==> flow/design.v <==
module uart_rx #(
    parameter CLOCKS_PER_PULSE = 4,
             BITS_PER_WORD    = 8,
             W_OUT            = 24,
    localparam NUM_WORDS      = (W_OUT + BITS_PER_WORD - 1) / BITS_PER_WORD,
    localparam SAMPLE_POINT   = CLOCKS_PER_PULSE/2
)(
    input  logic clk,
    input  logic rstn,
    input  logic rx,
    output logic m_valid,
    output logic [W_OUT-1:0] m_data
);
    typedef enum logic [2:0] {
        IDLE,
        START,
        DATA,
        STOP,
        ACCUMULATE
    } state_t;
    state_t state;
    logic [$clog2(CLOCKS_PER_PULSE)-1:0] clock_counter;
    logic [$clog2(BITS_PER_WORD)-1:0] bit_counter;
    logic [$clog2(NUM_WORDS)-1:0] word_counter;
    logic [BITS_PER_WORD-1:0] shift_reg;
    logic [W_OUT-1:0] data_accumulator;
    logic rx_meta, rx_sync;
    always_ff @(posedge clk) begin
        {rx_sync, rx_meta} <= {rx_meta, rx};
    end
    always_ff @(posedge clk or negedge rstn) begin
        if (!rstn) begin
            state <= IDLE;
            clock_counter <= '0;
            bit_counter <= '0;
            word_counter <= '0;
            shift_reg <= '0;
            data_accumulator <= '0;
            m_valid <= 1'b0;
            m_data <= '0;
        end else begin
            m_valid <= 1'b0;
            case (state)
                IDLE: begin
                    if (!rx_sync) begin
                        state <= START;
                        clock_counter <= '0;
                        if (word_counter == '0)
                            data_accumulator <= '0;
                    end
                end
                START: begin
                    if (clock_counter == SAMPLE_POINT) begin
                        if (!rx_sync) begin
                            state <= DATA;
                            clock_counter <= '0;
                            bit_counter <= '0;
                        end else
                            state <= IDLE;
                    end else
                        clock_counter <= clock_counter + 1;
                end
                DATA: begin
                    if (clock_counter == SAMPLE_POINT) begin
                        shift_reg <= {rx_sync, shift_reg[BITS_PER_WORD-1:1]};
                        bit_counter <= bit_counter + 1;
                        if (bit_counter == BITS_PER_WORD-1)
                            state <= STOP;
                    end
                    if (clock_counter == CLOCKS_PER_PULSE-1)
                        clock_counter <= '0;
                    else
                        clock_counter <= clock_counter + 1;
                end
                STOP: begin
                    if (clock_counter == SAMPLE_POINT) begin
                        if (rx_sync) begin
                            state <= ACCUMULATE;
                            clock_counter <= '0;
                        end else
                            state <= IDLE;   
                    end else
                        clock_counter <= clock_counter + 1;
                end
                ACCUMULATE: begin
                    data_accumulator[(word_counter*BITS_PER_WORD) +: BITS_PER_WORD] <= shift_reg;
                    word_counter <= word_counter + 1;
                    if (word_counter == NUM_WORDS-1) begin
                        state <= IDLE;
                        word_counter <= '0;
                        m_valid <= 1'b1;
                        m_data <= {shift_reg, data_accumulator[W_OUT-BITS_PER_WORD-1:0]};
                    end else
                        state <= IDLE;
                end
            endcase
        end
    end
endmodule
# Reports on uart_rx
# The steps from the RTL of uart_rx to its reports follow in flow order.
# Line numbers count from 1 in the design file above.
# Not given: -
# design
top	uart_rx
clk_port	clk
cell_library	sky130hd
pvt_corner	tt_025C_1v80

# Word-level counts
# Yosys after proc, flatten, opt, wreduce and memory -nomap, before mapping. Memory bits, and registers merged into a memory's read port (data or address), are not among the register bits. Print and check cells are not counted. Equal cells are merged and count once.
# word_totals
ff_bits	69
latchBits	0
ramBits	0
romBits	0
clocked_rd_ports_x_width	0
n_memories	0
out_inout_bits	25
# op_classes
n_addsub	4
multipliers	0
n_div	0
compare	0
n_eq	16
shift	2
muxes	24
logic	3
reduce_and_logical	12
# op_table
op	n
24-bit parallel mux with 2-bit select	1
24-bit two-way mux	2
5-bit negation with 33-bit output	1
8-bit by 33-bit variable shift with 24-bit output	1
8-bit by 33-bit variable shift with 24-bit output with constant A	1
3-bit two-way mux	9
24-bit AND	1
24-bit OR	1
24-bit inverter	1
3-bit parallel mux with 5-bit select	1
2-bit inequality test with constant B	7
2-bit two-way mux	7
2-bit parallel mux with 4-bit select	1
2-bit equality test with constant B	3
2-bit AND reduction	3
3-bit by 2-bit equality test with 1-bit output with constant B	2
3-bit equality test with constant B	2
6-bit AND reduction	1
3-bit parallel mux with 2-bit select	1
5-bit nonzero test	1
2-bit by 1-bit adder with 2-bit output with constant B	2
2-bit nonzero test	2
4-bit AND reduction	1
4-bit nonzero test	1
3-bit by 1-bit adder with 3-bit output with constant B	1
3-bit by 1-bit equality test with 1-bit output with constant B	1
3-bit inequality test with constant B	1
3-bit logical NOT	1
# Other operator kinds: 3; their cells: 4.

# Longest topological paths
# Yosys ltp: most cells in a row. Word level: on the elaborated netlist, between registers, memories and ports. Mapped: between sequential cells and ports; inverters and the memories' decode and read muxes count.
# depth
ltp_word	6
ABC_AREA	0
depth_mapped	6
depth_no_buf	5

# After synthesis
# Source: synth_stat.txt of the flow (Yosys; design flattened, memories mapped). It holds for the ABC_AREA given above (unset counts as 0); a run with the other value may have another netlist.
# by_type
cell	n
sky130_fd_sc_hd__dfrtp_1	60
sky130_fd_sc_hd__mux2_2	34
sky130_fd_sc_hd__ha_1	9
sky130_fd_sc_hd__a22o_1	11
sky130_fd_sc_hd__o21ai_0	13
sky130_fd_sc_hd__nand2_1	16
sky130_fd_sc_hd__o31ai_1	8
sky130_fd_sc_hd__dfxtp_1	2
sky130_fd_sc_hd__buf_6	3
sky130_fd_sc_hd__dfstp_2	1
sky130_fd_sc_hd__inv_1	7
sky130_fd_sc_hd__nor3b_2	2
sky130_fd_sc_hd__buf_2	4
sky130_fd_sc_hd__nand2b_1	3
sky130_fd_sc_hd__a211o_1	2
sky130_fd_sc_hd__a221oi_1	2
sky130_fd_sc_hd__and3b_1	2
sky130_fd_sc_hd__o2bb2ai_1	2
# Other cell types: 14; their cells: 14.
# mapped
mapped_cells	195
area_mm2	0.0026388
ffs	63
n_buf	8

# Timing after synthesis
# Path of least setup slack by OpenSTA after synthesis, without wires, with an ideal clock, recovery checks aside; 20% of the period is set as input and as output delay. Where synthesis merged equal registers, the netlist keeps one of their names.
# synth_path
kind	reg2reg
start	reg word_counter[0]
end	reg data_accumulator[0]
period_ps	2560
setup_ps	95
t_first_pin_ps	0
arrival_time_ps	1489
required_ps	2465
setup_slack_ps	975
path_delay_ps	1584
stages	7
path_buffers	1
period_less_setup_slack_ps	1585
# "path_delay_ps" is the arrival time less input delay plus setup time.
# "stages": output pins that drive a net of the path, with the launching flip-flop's if there is one; two outputs of one cell count as two.
# "period_less_setup_slack_ps" is the clock period less the worst setup slack; recovery checks do not enter. This is arithmetic on one report: input and output delays are still those of the set period (20% each).
# The rows between start and end are the longest chain of elaborated cells between them; the timing report does not say that the signal goes this way. Where chains are equally long, one stands for them.
# Each line given opens the expression or statement behind the cell; cells for indexed reads and writes are added by Yosys, which also makes memories of some case tables.
# A register here has more assigning lines than the two given.
# Lines with a computed index may be missing from the assigning lines.
# synth_via
cell_sequence	sky130_fd_sc_hd__dfrtp_1 > sky130_fd_sc_hd__inv_1 > sky130_fd_sc_hd__ha_1 > sky130_fd_sc_hd__a21bo_4 > sky130_fd_sc_hd__or2_0 > sky130_fd_sc_hd__buf_6 > sky130_fd_sc_hd__o31ai_1
elab_chain_len	6
cells_between	12
lines_between	4
cone_classes	1 x add/sub; 1 x eq/ne; 2 x shift; 3 x mux; 3 x logic; 2 x reduce/logical
# synth_rtl
element	line	rtl
from (decl)	24	logic [$clog2(NUM_WORDS)-1:0] word_counter;
from (assign)	36	word_counter <= '0;
from (assign)	87	word_counter <= word_counter + 1;
5-bit negation with 33-bit output	86	data_accumulator[(word_counter*BITS_PER_WORD) +: BITS_PER_WORD] <= shift_reg;
8-bit by 33-bit variable shift with 24-bit output	86
24-bit inverter	86
24-bit AND	86
24-bit OR	86
24-bit parallel mux with 2-bit select	43	case (state)
to (assign)	38	data_accumulator <= '0;
to (assign)	49	data_accumulator <= '0;
to (decl)	26	logic [W_OUT-1:0] data_accumulator;

# Timing after layout
# Path of least setup slack in the final report of stored run 2 (OpenROAD, finished layout, wires in). Where an end is a register, its clock arrival counts in the times.
# The report prints the path's times to 10 ps; the period is as set.
# layout_path
kind	reg2reg
start	reg word_counter[0]
end	reg data_accumulator[3]
period_ps	2700
setup_ps	100
t_first_pin_ps	320
arrival_time_ps	2120
required_ps	2930
setup_slack_ps	810
stages	6
path_buffers	0
# The rows between start and end are the longest chain of elaborated cells between them; the timing report does not say that the signal goes this way. Where chains are equally long, one stands for them.
# A register here has more assigning lines than the two given.
# Lines with a computed index may be missing from the assigning lines.
# layout_via
cell_sequence	sky130_fd_sc_hd__dfrtp_1 > sky130_fd_sc_hd__inv_1 > sky130_fd_sc_hd__ha_1 > sky130_fd_sc_hd__a21bo_4 > sky130_fd_sc_hd__or2_0 > sky130_fd_sc_hd__o31ai_1
elab_chain_len	6
cells_between	12
lines_between	4
cone_classes	1 x add/sub; 1 x eq/ne; 2 x shift; 3 x mux; 3 x logic; 2 x reduce/logical
# layout_rtl
element	line	rtl
from (decl)	24	logic [$clog2(NUM_WORDS)-1:0] word_counter;
from (assign)	36	word_counter <= '0;
from (assign)	87	word_counter <= word_counter + 1;
5-bit negation with 33-bit output	86	data_accumulator[(word_counter*BITS_PER_WORD) +: BITS_PER_WORD] <= shift_reg;
8-bit by 33-bit variable shift with 24-bit output	86
24-bit inverter	86
24-bit AND	86
24-bit OR	86
24-bit parallel mux with 2-bit select	43	case (state)
to (assign)	38	data_accumulator <= '0;
to (assign)	49	data_accumulator <= '0;
to (decl)	26	logic [W_OUT-1:0] data_accumulator;

Data sheet: physical implementation of uart_rx

uart_rx through Yosys and OpenROAD on sky130hd: 2 stored runs, unordered, with their settings and measured results. The constraints put input and output delay at 20% of the set period each and load the outputs with 0.01 pF.
"achieved_period_ps": clock period set for the run, less the worst setup slack. It is reckoned from that one timing run; input and output delays stay at 20% of the period that was set.
"worst_path_allowed_less_slack_ps" = time allowed to the worst setup path (clock period - input delay - output delay, where it has them) - its slack; a late launch clock adds to it, a late capture clock takes from it.
"totalPower_mw" is the tool's figure for a default switching activity; nothing was simulated.
"worst_path_allowed_less_slack_ps" is given in steps of 10 ps.

Stored run 1, flow files:
==> flow/run.sh <==
#!/bin/bash
# the make line also repeats the synthesis and layout settings of config.mk as NAME=value (left out here)
make -C /OpenROAD-flow-scripts/flow DESIGN_CONFIG=/design/flow/config.mk WORK_HOME=/design/flow/orfs CLKGATE_MAP_FILE= finish
==> flow/config.mk <==
export PLATFORM = sky130hd
export DESIGN_NAME = uart_rx
export DESIGN_NICKNAME = uart_rx
export VERILOG_FILES = /design/flow/design.v
export SDC_FILE = /design/flow/constraint.sdc
export NUM_CORES = 4
export LEC_CHECK = 0
export ABC_AREA = 0
export CAP_MARGIN = 20
export CELL_PAD_IN_SITES_DETAIL_PLACEMENT = 1
export CELL_PAD_IN_SITES_GLOBAL_PLACEMENT = 1
export CORE_MARGIN = 2
export CORE_UTILIZATION = 63
export GPL_ROUTABILITY_DRIVEN = 0
export GPL_TIMING_DRIVEN = 0
export MAX_ROUTING_LAYER = met4
export PLACE_DENSITY_LB_ADDON = 0.07
export SETUP_SLACK_MARGIN = 0.32
export SLEW_MARGIN = 20
==> flow/constraint.sdc <==
create_clock -name core_clock -period 1.11 [get_ports {clk}]
set_input_delay 0.2220 -clock core_clock [delete_from_list [all_inputs] [get_ports {clk}]]
set_output_delay 0.2220 -clock core_clock [all_outputs]
set_load 0.01 [all_outputs]

Stored run 1: did not finish, placement stopped with DPL-0033

Stored run 2, flow files:
==> flow/run.sh <==
#!/bin/bash
# the make line also repeats the synthesis and layout settings of config.mk as NAME=value (left out here)
make -C /OpenROAD-flow-scripts/flow DESIGN_CONFIG=/design/flow/config.mk WORK_HOME=/design/flow/orfs CLKGATE_MAP_FILE= finish
==> flow/config.mk <==
export PLATFORM = sky130hd
export DESIGN_NAME = uart_rx
export DESIGN_NICKNAME = uart_rx
export VERILOG_FILES = /design/flow/design.v
export SDC_FILE = /design/flow/constraint.sdc
export NUM_CORES = 4
export LEC_CHECK = 0
export CAP_MARGIN = 20
export CELL_PAD_IN_SITES_GLOBAL_PLACEMENT = 3
export CORE_MARGIN = 2
export CORE_UTILIZATION = 35
export GPL_TIMING_DRIVEN = 1
export MAX_ROUTING_LAYER = met4
export MIN_ROUTING_LAYER = met1
export SLEW_MARGIN = 20
==> flow/constraint.sdc <==
create_clock -name core_clock -period 2.7 [get_ports {clk}]
set_input_delay 0.5400 -clock core_clock [delete_from_list [all_inputs] [get_ports {clk}]]
set_output_delay 0.5400 -clock core_clock [all_outputs]
set_load 0.01 [all_outputs]

==> results of stored run 2, as CSV <==
result,value
dieArea_mm2,0.0082501
worstSetupSlack_ps,809
tns_ps,0
achieved_period_ps,1891
totalPower_mw,1.971
worst_path_allowed_less_slack_ps,1890
critical_path_kind,"reg2reg"
yosys.chip_area_mm2,0.0026388
final_stdcell_area_mm2,0.0032544
fin_util_pct,44.6
